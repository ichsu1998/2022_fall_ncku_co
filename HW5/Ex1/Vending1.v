==> flow/design.v <==
module Vending(
    clk,
    rst,
    DI,
    MI,
    sel,
    MO,
    PO
);
    input clk;
    input rst;
    input [7:0] DI;
    input [7:0] MI;
    input [1:0] sel;
    output reg [7:0] MO;
    output reg [1:0] PO;
    reg [1:0] state;
    reg [1:0] nstate;
    reg [7:0] money;
    reg [1:0] counter;
    reg [7:0] prize [2:0];
    reg [1:0] selection;
    reg [7:0] change;
    always @(posedge clk or posedge rst)
    begin
        if (rst)
        begin
            state <= 2'b00;
            money <= 8'd0;
            counter <= 2'd0;
            prize[0] <= 8'd0;
            prize[1] <= 8'd0;
            prize[2] <= 8'd0;
            selection <= 2'd0;
            change <= 0;
        end
        else 
        begin
            state <= nstate;
            if (state == 2'b00)
            begin
                prize[counter] <= DI;
                counter <= counter + 1;
                money <= money;
            end
            else if (state == 2'b01)
            begin
                if (sel != 2'd0)
                begin
                    if ((money + MI) >= prize[sel - 1])
                    begin
                        money <= 0;
                        change <= money + MI - prize[sel - 1];
                        selection <= sel;
                    end
                    else 
                    begin
                        money <= money + MI;
                        change <= 0;
                        selection <= 0;
                    end
                end
                else 
                begin
                    money <= money + MI;
                    change <= 0;
                    selection <= 0;
                end
            end
        end
    end
    always @(*)
    begin
        case (state)
            2'b00:
            begin
                if (counter < (2'd3 - 1))
                begin
                    nstate = 2'b00;
                end
                else 
                begin
                    nstate = 2'b01;
                end
            end
            2'b01:
            begin
                nstate = 2'b01;
            end
            default: 
            begin
                nstate = 2'b00;
            end
        endcase
    end
    always @(*)
    begin
        case (state)
            2'b00:
            begin
                MO = 8'd0;
                PO = 2'd0;
            end
            2'b01:
            begin
                if (selection != 0)
                begin
                    MO = change;
                    PO = selection;
                end
                else 
                begin
                    MO = 8'd0;
                    PO = 2'd0;
                end
            end
            default: 
            begin
                MO = 8'd0;
                PO = 2'd0;
            end
        endcase
    end
endmodule
# == From RTL to reports: Vending ==
# What the tools print for Vending, step after step.
# Line numbers count from 1 in the design file above.
# The mark n/a stands for no value.
# setup
design,Vending
clock_port,clk
cell_library,sky130hd
pvt_corner,tt_025C_1v80

# == After elaboration ==
# Source: Yosys, flattened and elaborated. Widths are those after wreduce. Registers that Yosys merges into a memory's read port (data or address) are not register bits. Print and check cells do not count. Equal cells are merged and count once.
# classes
reduce_and_logical,9
equal,5
n_addsub,4
mux,20
n_cmp,2
n_logic,1
# op_table
op,count
8-bit two-way mux,13
8-bit case mux with 3-bit select,1
2-bit AND reduction,4
8-bit adder,1
8-bit subtractor,1
8-bit greater-or-equal comparator,1
2-bit two-way mux,4
2-bit zero test,3
2-bit by 1-bit equality test with 1-bit output with constant B,2
2-bit equality test with constant B,2
2-bit nonzero test,2
2-bit by 1-bit adder with 2-bit output with constant B,1
2-bit by 1-bit subtractor with 2-bit output with constant B,1
2-bit less-than comparator with constant B,1
1-bit case mux with 2-bit select,1
1-bit equality test with constant B,1
1-bit NOT,1
1-bit two-way mux,1
# word_totals
word_cells,49
reg_bits,45
output_inout_bits,10
in_bits,20

# == Depth ==
# Depth = most cells in a row (Yosys ltp): at word level without a register or memory, in the mapped netlist without a sequential cell, where the memories' decode and read muxes count.
# depth
depth_word,14
abc_area,0
ltp_mapped,15
depth_no_buf,14

# == Synthesis result ==
# The flow's flattened synthesis, as Yosys stat reports it; memories are mapped. The netlist is that of the ABC_AREA named above (0 if unset); the other value can give another one.
# The area totals of this step are shown rounded.
# synth_totals
mapped_area_um2,2650
mapped_cells,241
seq_area_um2,1150
ffs,46
buf_cells,8
# types
type,count,type_area_um2
sky130_fd_sc_hd__dfrtp_1,45,1126.08
sky130_fd_sc_hd__mux2_2,24,270.259
sky130_fd_sc_hd__ha_1,18,225.216
sky130_fd_sc_hd__mux2i_1,8,80.077
sky130_fd_sc_hd__nand2_1,20,75.072
sky130_fd_sc_hd__o21ai_0,14,70.067
sky130_fd_sc_hd__xnor2_1,8,70.067
sky130_fd_sc_hd__a22o_1,7,61.309
sky130_fd_sc_hd__nor2b_1,9,56.304
sky130_fd_sc_hd__inv_1,13,48.797
sky130_fd_sc_hd__a21oi_1,8,40.038
sky130_fd_sc_hd__fa_1,2,40.038
sky130_fd_sc_hd__nor2_1,10,37.536
sky130_fd_sc_hd__nand2b_1,5,31.28
sky130_fd_sc_hd__o21a_1,4,30.029
sky130_fd_sc_hd__dfstp_2,1,26.275
sky130_fd_sc_hd__o31ai_2,2,25.024
sky130_fd_sc_hd__a21o_1,3,22.522
# Other cell types: 25; their cells: 40.

# == Worst setup path after synthesis ==
# Source: OpenSTA report_checks on the synthesized netlist (no wires, ideal clock, input and output delay 20% of the period each), path of least setup slack; recovery checks are left aside. Register names are those of the netlist, which keeps one name where synthesis merged equal registers.
# synth_timing
path_kind,input-to-reg
start,input port MI[0]
end,register money[2]
path_buffers,1
required_time_ns,4.473
in_delay_ns,0.920
path_stages,15
t_first_pin_ns,0.920
setup_ns,0.127
period_ns,4.6
path_delay_ns,2.507
setup_slack_ns,1.173
t_arrival_ns,3.300
period_less_setup_slack_ns,3.427
# "path_delay_ns" is the arrival time less input delay plus setup time.
# "path_stages": output pins that drive a net of the path, with the launching flip-flop's if there is one; two outputs of one cell count as two.
# "period_less_setup_slack_ns" = period - worst setup slack (recovery checks aside). The figure is calculated, with input and output delays left at 20% of the set period.
# Between the ends stands the longest chain of elaborated cells between them, by number of cells; it is not shown to be the way that was timed. Of several equally long chains one is given.
# Each line given opens the expression or statement behind the cell; cells for indexed reads and writes are added by Yosys, which also makes memories of some case tables.
# A register here has more assigning lines than the two given.
# synth_via
path_cell_list,sky130_fd_sc_hd__ha_1 sky130_fd_sc_hd__inv_1 sky130_fd_sc_hd__fa_1 sky130_fd_sc_hd__nor2b_4 sky130_fd_sc_hd__o31a_1 sky130_fd_sc_hd__o21a_1 sky130_fd_sc_hd__nor3_1 sky130_fd_sc_hd__nor2_1 sky130_fd_sc_hd__ha_1 sky130_fd_sc_hd__o21ai_0 sky130_fd_sc_hd__nor2_1 sky130_fd_sc_hd__o211ai_2 sky130_fd_sc_hd__a21boi_2 sky130_fd_sc_hd__buf_6 sky130_fd_sc_hd__o21ai_0
elab_chain_len,4
cells_between,4
cone_classes,add/sub: 1; compare: 1; mux: 2
# synth_lines
item,line_no,rtl
"start, declared",13,input [7:0] MI;
8-bit adder,50,if ((money + MI) >= prize[sel - 1])
8-bit greater-or-equal comparator,50,
8-bit two-way mux,50,
8-bit two-way mux,48,if (sel != 2'd0)
"end, assigned",44,money <= money;
"end, assigned",58,money <= money + MI;
"end, declared",19,reg [7:0] money;

# == Worst path after layout ==
# From the final timing report of run 1: the path of least setup slack in the routed layout; clock arrival at registers is part of the times.
# layout_timing
path_kind,reg-to-reg
start,register money[0]
end,register change[7]
t_first_pin_ns,0.28
setup_slack_ns,-0.16
period_ns,2.87
t_arrival_ns,3.20
path_stages,15
path_buffers,1
setup_ns,0.11
required_time_ns,3.04
# Between the ends stands the longest chain of elaborated cells between them, by number of cells; it is not shown to be the way that was timed. Of several equally long chains one is given.
# A register here has more assigning lines than the two given.
# layout_via
path_cell_list,sky130_fd_sc_hd__dfrtp_1 sky130_fd_sc_hd__ha_4 sky130_fd_sc_hd__inv_2 sky130_fd_sc_hd__fa_2 sky130_fd_sc_hd__nor2b_4 sky130_fd_sc_hd__o31a_1 sky130_fd_sc_hd__o21a_1 sky130_fd_sc_hd__nor3_2 sky130_fd_sc_hd__nor2_1 sky130_fd_sc_hd__ha_1 sky130_fd_sc_hd__buf_6 sky130_fd_sc_hd__a2111o_1 sky130_fd_sc_hd__o22ai_4 sky130_fd_sc_hd__xnor2_2 sky130_fd_sc_hd__a32o_1
elab_chain_len,9
cells_between,9
cone_classes,add/sub: 2; compare: 1; mux: 6
# layout_lines
item,line_no,rtl
"start, declared",19,reg [7:0] money;
"start, assigned",44,money <= money;
"start, assigned",58,money <= money + MI;
8-bit adder,50,if ((money + MI) >= prize[sel - 1])
8-bit greater-or-equal comparator,50,
8-bit two-way mux,50,
8-bit two-way mux,48,if (sel != 2'd0)
8-bit two-way mux,46,else if (state == 2'b01)
8-bit two-way mux,40,if (state == 2'b00)
8-bit subtractor,53,change <= money + MI - prize[sel - 1];
8-bit two-way mux,50,
8-bit two-way mux,48,
"end, assigned",53,
"end, assigned",59,change <= 0;
"end, declared",23,reg [7:0] change;

# Top module Vending; platform sky130hd; tools Yosys and OpenROAD; 2 stored runs in no particular order. Input and output delays are each 20% of the period that was set; the output load is 0.01 pF.
# "achieved_clock_period_ns" = clock period - worst setup slack. The figure is calculated, with input and output delays left at 20% of the set period.
# By "worst_path_time_ns" is meant the share of the clock period that the worst setup path is allowed (20% is reserved at inputs, 20% at outputs), minus its slack. Clock arrival times at its registers enter into it.
# "fin_power_mw" rests on the timing tool's default activity at the inputs, not on a simulated workload.
# Values from the reports are rounded here.
# Settings: - = not set for that run.
name,run 1,run 2
period_ns,2.87,4.05
CORE_UTILIZATION,25,31
SETUP_SLACK_MARGIN,0.2,1.1
PLACE_DENSITY_LB_ADDON,0.28,-
CORE_ASPECT_RATIO,0.87,1.26
CELL_PAD_IN_SITES_GLOBAL_PLACEMENT,2,1
CELL_PAD_IN_SITES_DETAIL_PLACEMENT,2,-
CAP_MARGIN,25,25
SLEW_MARGIN,5,10
MIN_ROUTING_LAYER,met1,met1
CORE_MARGIN,2,2
PLACE_DENSITY,-,0.47
ABC_AREA,-,0
GPL_TIMING_DRIVEN,-,1
design.die.area_um2,11400,9310
worst_path_time_ns,3.03,2.29
worstPathKind,reg-to-reg,input-to-reg
fin_power_mw,1.88,1.14
setupTns_ns,-1.49,0.000
yosys.chip_area_um2,2650,2650
worstSetupSlack_ns,-0.162,0.947
fin_util_pct,37.2,43.1
hold_worst_slack_ns,0.465,0.445
achieved_clock_period_ns,3.032,3.103
final_stdcell_area_um2,3890,3550
